==> flow/design.v <==
`timescale 1ns / 1ps
module uartTop( 
    clk,
    rstn,
    uart_tx
    );
    input clk;
    input rstn;
    output uart_tx;
    wire [2:0] Baudrate_Set ;  
    reg send_go;
    wire[7:0] data ; 
    reg [7:0] data_reg;
    wire Tx_Done ;
    assign Baudrate_Set = 3'd4;
    uart_top u_uart_top(
        .clk          ( clk          ),
        .rstn         ( rstn         ),
        .Baudrate_Set ( Baudrate_Set ),
        .send_go      ( send_go      ),
        .data         ( data         ),
        .data_tx      ( uart_tx      ),
        .Tx_Done      ( Tx_Done      )
    );
    reg [25:0] cnt ;
    always @(posedge clk or negedge rstn) begin
        if(!rstn)begin
            cnt <= 26'd0;
        end
        else begin
            if (cnt == 26'd49_999_999) begin  
                cnt <= 26'd0;
            end
            else begin
                cnt <= cnt + 1'b1;
            end
        end
    end
    always @(posedge clk or negedge rstn) begin
        if (!rstn) begin
            send_go <= 1'b0;
        end
        else begin
            if (cnt == 19'd1) begin  
                send_go <= 1'b1;
            end
            else begin
                send_go <= 1'b0;
            end
        end
    end
    always @(posedge clk or negedge rstn) begin
        if (!rstn) begin
            data_reg <= 8'd0;
        end
        else begin
            if (Tx_Done) begin
                data_reg <= data_reg + 1'b1;
            end           
        end
    end
    assign data = data_reg ;
endmodule
`timescale 1ns / 1ps
module uart_top(
    input clk,
    input rstn,
    input [2:0] Baudrate_Set, 
    input send_go, 
    input [7:0] data,
    output data_tx,
    output Tx_Done  
    );
    parameter SendStartValue = 1'b0;
    parameter SendOverValue = 1'b1;
    reg[17:0] div_cnt; 
    reg [17:0] bps_DR;
    reg [3:0] bps_cnt;
    wire bps_clk;
    reg send_en; 
    reg data_tx_reg;
    reg Tx_Done_Reg;
    reg [7:0] data_reg; 
    always @(posedge clk or negedge rstn) begin
        if (!rstn) begin
            data_reg <= 8'd0;
        end
        else begin
            if (send_go) begin 
                data_reg <= data ;
            end
            else begin
                data_reg <= data_reg;
            end
        end
    end
    always @(*) begin
        case(Baudrate_Set)
        3'd0:bps_DR =  1_000_000_000 / 9600 / 20 ;
        3'd1:bps_DR =  1_000_000_000 / 19200 / 20 ; 
        3'd2:bps_DR =  1_000_000_000 / 38400 / 20 ;
        3'd3:bps_DR =  1_000_000_000 / 57600 / 20 ;
        3'd4:bps_DR =  1_000_000_000 / 115200 / 20 ;
        default : bps_DR = 1_000_000_000 / 9600 / 20 ;
        endcase
    end
    always @(posedge clk or negedge rstn) begin
        if(!rstn)begin
            div_cnt <= 18'd0;
        end
        else begin
            if(send_en)begin
                if (div_cnt == bps_DR - 1'b1) begin
                        div_cnt <= 18'd0 ;
                end
                else begin
                    div_cnt <= div_cnt + 1'b 1 ; 
                end
            end
            else begin
                div_cnt <= 18'd0;
            end
        end
    end
    assign bps_clk = (div_cnt == 1);
    always @(posedge clk or negedge rstn) begin
        if(!rstn)begin
            bps_cnt <= 4'd0;
        end
        else begin
            if (send_en) begin
                if (bps_clk) begin
                    if (bps_cnt == 4'd11) begin
                            bps_cnt <= 4'd0;                       
                    end
                    else begin
                        bps_cnt <= bps_cnt + 1'b1;
                    end
                end 
            end
            else begin
                bps_cnt <= 4'd0;
            end
        end
    end
    always @(posedge clk or negedge rstn) begin
        if (!rstn) begin
            data_tx_reg <= 1'b0;
        end
        else begin
            case (bps_cnt)
                4'd1:data_tx_reg <=SendStartValue; 
                4'd2:data_tx_reg <= data_reg[0];
                4'd3:data_tx_reg <= data_reg[1];
                4'd4:data_tx_reg <= data_reg[2];
                4'd5:data_tx_reg <= data_reg[3];
                4'd6:data_tx_reg <= data_reg[4];
                4'd7:data_tx_reg <= data_reg[5];
                4'd8:data_tx_reg <= data_reg[6];
                4'd9:data_tx_reg <= data_reg[7];
                4'd10:data_tx_reg <= SendOverValue;
                4'd11:begin 
                    data_tx_reg <= SendOverValue;
                end 
                default :data_tx_reg <= 1'b1;
            endcase
        end
    end
   always @(posedge clk or negedge rstn) begin
        if (!rstn) begin
            send_en <= 1'b0;
        end
        else begin
            if (send_go) begin  
                send_en <= 1'b1;
            end
            else begin
                if (Tx_Done) begin
                    send_en <= 1'b0;
                end
            end
        end
    end
    always @(posedge clk or negedge rstn) begin
        if (!rstn) begin
            Tx_Done_Reg <= 1'b0;
        end
        else begin
            if ((bps_clk == 1'b1) && (bps_cnt == 4'd10)) begin  
                Tx_Done_Reg <= 1'b1;
            end
            else begin
                Tx_Done_Reg <= 1'b0;
            end
        end
    end
    assign data_tx = data_tx_reg;
    assign Tx_Done = Tx_Done_Reg;
endmodule
Step by step through the tools: uartTop
Tool output for the design above, in the order of the flow.
Line numbers count from 1 in the design file above.
Operators carry their Yosys type and port widths (W data, S select, Z words).
Cell names lack the library's common part.
A cell with - has no value.
- design top: uartTop
- clock input: clk
- cell library: sky130hd
- library corner: tt_025C_1v80

Word level
Counts by Yosys on the flattened word-level netlist (proc, flatten, opt, wreduce; memories kept). Register bits leave out memories and registers merged into their read ports (data or address). Print and check cells are left out. Cells with the same type and inputs are merged into one.
- reductions and logical operators: 2
- add/subtract/negate cells at 4
- noted equal/unequal tests: 16
- multiplexer cells: 11
- operators by type and width (kind ; number):
    $mux W18 ; 2
    $add A26 B1 Y26 const B ; 1
    $eq A26 B1 Y1 const B ; 1
    $eq A26 B26 Y1 const B ; 1
    $mux W26 ; 1
    $add A18 B1 Y18 const B ; 1
    $eq A18 B1 Y1 const B ; 1
    $eq A18 B9 Y1 const B ; 1
    $eq A4 B3 Y1 const B ; 4
    $eq A4 B4 Y1 const B ; 4
    $mux W4 ; 3
    $pmux W1 S9 ; 1
    $eq A4 B2 Y1 const B ; 2
    $add A8 B1 Y8 const B ; 1
    $add A4 B1 Y4 const B ; 1
    $eq A4 B1 Y1 const B ; 1
    $mux W1 ; 4
    $ne A2 B2 Y1 const B ; 1
    $reduce_bool A2 Y1 ; 1
    $logic_and A1 B1 Y1 ; 1
- register bits after elaboration at 68
- bits of input ports at 2

Logic depth
Longest topological path by Yosys (ltp), each cell counted once; first at word level (registers and memories cut), then after technology mapping (sequential cells cut; the memories' decode and read muxes count).
- word-level depth at 4
- noted ABC_AREA: 0
- mapped depth: 7
- gate-level depth less buffers: 6

Synthesis result
The flow's flattened synthesis, as Yosys stat reports it; memories are mapped. The netlist is that of the ABC_AREA named above (0 if unset); the other value can give another one.
Totals and module areas in this step are rounded.
- cell area after synthesis: 3420 µm²
- noted standard cells after synthesis: 334
- noted mapped flip-flops: 68
- cells by type (cell type ; number ; total area (µm²)):
    dfrtp_1 ; 68 ; 1.7E+03
    xnor2_1 ; 23 ; 201.443
    nand4_1 ; 22 ; 137.632
    nor2_1 ; 31 ; 116.362
    ha_1 ; 9 ; 112.608
    mux2_2 ; 9 ; 101.347
    xor2_1 ; 11 ; 96.342
    nor4_1 ; 14 ; 87.584
    nand3_1 ; 17 ; 85.082
    nand2_1 ; 19 ; 71.318
    o21ai_0 ; 14 ; 70.067
    or3_1 ; 11 ; 68.816
    a21oi_1 ; 12 ; 60.058
    inv_1 ; 12 ; 45.043
    and4_1 ; 5 ; 43.792
    mux2i_1 ; 4 ; 40.038
    or4_1 ; 5 ; 37.536
    nor3_1 ; 6 ; 30.029
Not listed: further types 28, cells in them 42.
By module: a second synthesis without flattening, with its own total; a netlist apart from the flattened one above.
- cell total of the unflattened synthesis: 401
- noted area (unflattened synthesis): 3910 µm²
Rows give one instance, submodules left out.
- by module (module ; area (µm²) ; sequential area (µm²) ; cells ; instances):
    uart_top ; 2120 ; 826 ; 228 ; 1
    uartTop ; 1790 ; 876 ; 173 ; 1

Timing after synthesis
Path of least setup slack by OpenSTA after synthesis, without wires, with an ideal clock, recovery checks aside; 20% of the period is set as input and as output delay. Where synthesis merged equal registers, the netlist keeps one of their names.
- kind: register -> register
- from: register u_uart_top.div_cnt[1]
- to: register u_uart_top.div_cnt[9]
- slack: 0.067 ns
- library setup time: 0.119 ns
- noted path buffers: 1
- noted period: 1.93 ns
- noted arrival: 1.745 ns
- delay of the path at 1.864 ns
- data required time: 1.811 ns
- driving pins on the path: 8
- period reached after synthesis: 1.863 ns
"delay of the path" is the arrival time less input delay plus setup time.
"driving pins on the path" counts driving pins, that of a launching flip-flop among them; a cell with two outputs on the path counts twice.
"period reached after synthesis" = period - worst setup slack (recovery checks aside). The figure is calculated, with input and output delays left at 20% of the set period.
The rows between start and end are the longest chain of elaborated cells between them; the timing report does not say that the signal goes this way. Where chains are equally long, one stands for them.
A line is the first line of the expression or statement that the cell stems from. Yosys adds cells for indexed reads and writes and turns some case tables into memories.
At most two assigning lines are given for a register; there are more.
- cell sequence: dfrtp_1 > inv_1 > ha_1 > nor3b_1 > nand4_1 > o31ai_4 > buf_4 > nor2_1
- cells in the longest elaborated chain: 3
- RTL lines, path after synthesis (what ; RTL line ; RTL):
    start, declared ; 76 ; reg[17:0] div_cnt;
    start, assigned ; 109 ; div_cnt <= 18'd0;
    start, assigned ; 117 ; div_cnt <= div_cnt + 1'b 1 ;
    $add A18 B1 Y18 ; 117 ;
    $mux W18 ; 113 ; if (div_cnt == bps_DR - 1'b1) begin
    $mux W18 ; 112 ; if(send_en)begin
    end, assigned ; 114 ; div_cnt <= 18'd0 ;
    end, assigned ; 117 ;
    end, declared ; 76 ;

Timing after layout
From the final timing report of flow run A: the path of least setup slack in the routed layout; clock arrival at registers is part of the times.
- kind: register -> register
- from: register cnt[1]
- to: register cnt[22]
- library setup time: 0.07 ns
- noted path buffers: 0
- data required time: 2.21 ns
- driving pins on the path: 6
- slack: 0.10 ns
- noted period: 1.96 ns
- noted arrival: 2.11 ns
The rows between start and end are the longest chain of elaborated cells between them; the timing report does not say that the signal goes this way. Where chains are equally long, one stands for them.
At most two assigning lines are given for a register; there are more.
- cell sequence: dfrtp_1 > ha_1 > nand4_1 > or4_1 > or3_1 > a21oi_1
- cells in the longest elaborated chain: 2
- RTL lines, path post-layout (what ; RTL line ; RTL):
    start, declared ; 25 ; reg [25:0] cnt ;
    start, assigned ; 28 ; cnt <= 26'd0;
    start, assigned ; 35 ; cnt <= cnt + 1'b1;
    $add A26 B1 Y26 ; 35 ;
    $mux W26 ; 31 ; if (cnt == 26'd49_999_999) begin
    end, assigned ; 32 ; cnt <= 26'd0;
    end, assigned ; 35 ;
    end, declared ; 25 ;

Stored flow runs of uartTop (2 of them; Yosys, OpenROAD, sky130hd). They differ in their settings and are not a sequence. Constraints: input delay and output delay 20% of the set period each, output load 0.01 pF.
The results are shown rounded.

Flow run A

==> flow/run.sh <==
#!/bin/bash
# the make line also repeats the synthesis and layout settings of config.mk as NAME=value (left out here)
make -C /OpenROAD-flow-scripts/flow DESIGN_CONFIG=/design/flow/config.mk WORK_HOME=/design/flow/orfs CLKGATE_MAP_FILE= finish
==> flow/config.mk <==
export PLATFORM = sky130hd
export DESIGN_NAME = uartTop
export DESIGN_NICKNAME = uartTop
export VERILOG_FILES = /design/flow/design.v
export SDC_FILE = /design/flow/constraint.sdc
export NUM_CORES = 4
export LEC_CHECK = 0
export ABC_AREA = 0
export CAP_MARGIN = 30
export CELL_PAD_IN_SITES_GLOBAL_PLACEMENT = 2
export CORE_MARGIN = 2
export CORE_UTILIZATION = 30
export PLACE_DENSITY = 0.64
export SETUP_SLACK_MARGIN = -0.08
export SLEW_MARGIN = 35
==> flow/constraint.sdc <==
create_clock -name core_clock -period 1.96 [get_ports {clk}]
set_input_delay 0.3920 -clock core_clock [delete_from_list [all_inputs] [get_ports {clk}]]
set_output_delay 0.3920 -clock core_clock [all_outputs]
set_load 0.01 [all_outputs]

Measured in flow run A:
- setup total negative slack: 0.000 ns
- die size: 12300 µm²
- utilization: 0.367
- chip area after synthesis (Yosys) at 3420 µm²
- worst slack on setup checks: 0.101 ns

Flow run B

==> flow/run.sh <==
#!/bin/bash
# the make line also repeats the synthesis and layout settings of config.mk as NAME=value (left out here)
make -C /OpenROAD-flow-scripts/flow DESIGN_CONFIG=/design/flow/config.mk WORK_HOME=/design/flow/orfs CLKGATE_MAP_FILE= finish
==> flow/config.mk <==
export PLATFORM = sky130hd
export DESIGN_NAME = uartTop
export DESIGN_NICKNAME = uartTop
export VERILOG_FILES = /design/flow/design.v
export SDC_FILE = /design/flow/constraint.sdc
export NUM_CORES = 4
export LEC_CHECK = 0
export CAP_MARGIN = 20
export CORE_MARGIN = 2
export CORE_UTILIZATION = 40
export SETUP_SLACK_MARGIN = 0.29
export SLEW_MARGIN = 20
==> flow/constraint.sdc <==
create_clock -name core_clock -period 2.21 [get_ports {clk}]
set_input_delay 0.4420 -clock core_clock [delete_from_list [all_inputs] [get_ports {clk}]]
set_output_delay 0.4420 -clock core_clock [all_outputs]
set_load 0.01 [all_outputs]

Measured in flow run B:
- setup total negative slack: 0.000 ns
- die size: 9300 µm²
- utilization: 0.462
- chip area after synthesis (Yosys) at 3420 µm²
- worst slack on setup checks: 0.376 ns
